==> flow/design.v <==
`timescale 1ns / 1ps
module cam_read #(
		parameter AW = 17,  
		parameter DW = 8
		)(
		input pclk,
		input rst,
		input vsync,
		input href,
		input [7:0] px_data,
		output reg [AW-1:0] mem_px_addr=0,
		output reg [7:0]  mem_px_data=0,
		output reg px_wr=1
   );
reg  fb=0;
reg  [1:0]d=0;
reg  fila=0;
reg  [DW-1:0] f_data_in565=0;
reg  [(2*DW)-1:0] s_data_in565=0;
always @ (posedge pclk)
begin
if (fb==0 && href==1)
begin
f_data_in565<=px_data;
fb<=fb+1;
end
if (fb==1 && href==1)
begin
s_data_in565 = {f_data_in565,px_data};
mem_px_data = {s_data_in565 [14:12],s_data_in565 [9:7], s_data_in565 [4:3]};
fb<=0;
end
end
always @ (negedge pclk)begin
if (href==1)begin
d=d+1;
px_wr<=1;  
end
if (vsync==1 && href==0)begin
mem_px_addr<=0;
end
if (href==1 && d==2 )begin
mem_px_addr<=mem_px_addr+1;
d=0;
px_wr<=0;  
end
end
endmodule
# From RTL to reports: cam_read
# The steps from the RTL of cam_read to its reports follow in flow order.
# Line numbers count from 1 in the design file above.
# Cell names lack the library's common part.
# The mark - stands for no value.
[design]
top_module = "cam_read"
clock = "pclk"
cell_library = "sky130hd"
pvt_corner = "tt_025C_1v80"

# Elaborated design
# Source: Yosys, flattened and elaborated, memories not mapped. Widths are those after wreduce. Registers that Yosys merges into a memory's read port (data or address) are not register bits. Print and check cells do not count. Equal cells are merged and count once.
[word_totals]
ff_bits = 36
in_bits = 12
[op_classes]
reduce_and_logical = 5
bitwise = 2
muxes = 3
eq_ne = 1
add_sub_neg = 3
[op_table]
columns = ["op", "n"]
rows = [
  ["17-bit 2-to-1 mux", 2],
  ["17-bit by 1-bit adder with 17-bit output (second input constant)", 1],
  ["1-bit logical AND", 4],
  ["1-bit inverter", 2],
  ["2-bit by 1-bit adder with 2-bit output (second input constant)", 1],
  ["2-bit == test (second input constant)", 1],
  ["2-bit nonzero test", 1],
  ["2-bit 2-to-1 mux", 1],
  ["1-bit adder (second input constant)", 1],
]

# Longest topological paths
# Yosys ltp: most cells in a row. Word level: on the elaborated netlist, between registers, memories and ports. Mapped: between sequential cells and ports; inverters and the memories' decode and read muxes count.
[depth]
depth_word = 5
ABC_AREA = 0
ltp_mapped = 5
depth_no_buf = 4

# Mapped cells and area
# The flow's flattened synthesis, as Yosys stat reports it; memories are mapped. The netlist is that of the ABC_AREA named above (0 if unset); the other value can give another one.
# The area totals of this step are shown rounded.
[mapped]
cells = 117
flip_flops = 34
n_buf = 3
yosys_area_um2 = 1500
sequential_area_um2 = 980
[by_type]
columns = ["cell_type", "n", "area_total_um2"]
rows = [
  ["edfxtp_1", 30, 900.864],
  ["dfxtp_1", 4, 80.077],
  ["mux2i_1", 6, 60.058],
  ["nand2_1", 11, 41.29],
  ["nand2b_1", 6, 37.536],
  ["nand4_1", 6, 37.536],
  ["nor4_1", 6, 37.536],
  ["xor2_1", 4, 35.034],
  ["a21oi_1", 6, 30.029],
  ["o21ai_0", 5, 25.024],
  ["or3_1", 4, 25.024],
  ["nor2_1", 6, 22.522],
  ["nand3_1", 3, 15.014],
  ["o31ai_1", 2, 15.014],
  ["or4_1", 2, 15.014],
  ["and2_1", 2, 12.512],
  ["ha_1", 1, 12.512],
  ["nand4_2", 1, 12.512],
]
# Other cell types: 9; their cells: 12.

Record of 2 stored runs of the RTL-to-layout flow on cam_read, platform sky130hd. The runs are unordered. Constraints: input delay and output delay 20% of the set period each, output load 0.01 pF.
The measured numbers are rounded.

# run 1
==> flow/run.sh <==
#!/bin/bash
# the make line also repeats the synthesis and layout settings of config.mk as NAME=value (left out here)
make -C /OpenROAD-flow-scripts/flow DESIGN_CONFIG=/design/flow/config.mk WORK_HOME=/design/flow/orfs CLKGATE_MAP_FILE= finish
==> flow/config.mk <==
export PLATFORM = sky130hd
export DESIGN_NAME = cam_read
export DESIGN_NICKNAME = cam_read
export VERILOG_FILES = /design/flow/design.v
export SDC_FILE = /design/flow/constraint.sdc
export NUM_CORES = 4
export LEC_CHECK = 0
export CAP_MARGIN = 20
export CORE_MARGIN = 2
export CORE_UTILIZATION = 40
export SLEW_MARGIN = 20
==> flow/constraint.sdc <==
create_clock -name core_clock -period 3.7 [get_ports {pclk}]
set_input_delay 0.7400 -clock core_clock [delete_from_list [all_inputs] [get_ports {pclk}]]
set_output_delay 0.7400 -clock core_clock [all_outputs]
set_load 0.01 [all_outputs]

==> run 1: results <==
synthesis_area_um2=1500
die_um2=4200
final_util_pct=61
setup_ws_ns=0.053

# run 2
==> flow/run.sh <==
#!/bin/bash
# the make line also repeats the synthesis and layout settings of config.mk as NAME=value (left out here)
make -C /OpenROAD-flow-scripts/flow DESIGN_CONFIG=/design/flow/config.mk WORK_HOME=/design/flow/orfs CLKGATE_MAP_FILE= finish
==> flow/config.mk <==
export PLATFORM = sky130hd
export DESIGN_NAME = cam_read
export DESIGN_NICKNAME = cam_read
export VERILOG_FILES = /design/flow/design.v
export SDC_FILE = /design/flow/constraint.sdc
export NUM_CORES = 4
export LEC_CHECK = 0
export CAP_MARGIN = 15
export CELL_PAD_IN_SITES_DETAIL_PLACEMENT = 2
export CORE_MARGIN = 2
export CORE_UTILIZATION = 49
export CTS_CLUSTER_DIAMETER = 149
export GPL_ROUTABILITY_DRIVEN = 0
export SETUP_SLACK_MARGIN = -0.33
export SLEW_MARGIN = 15
==> flow/constraint.sdc <==
create_clock -name core_clock -period 5.11 [get_ports {pclk}]
set_input_delay 1.0220 -clock core_clock [delete_from_list [all_inputs] [get_ports {pclk}]]
set_output_delay 1.0220 -clock core_clock [all_outputs]
set_load 0.01 [all_outputs]

==> run 2: results <==
outcome="incomplete, placement halted on a tool error"
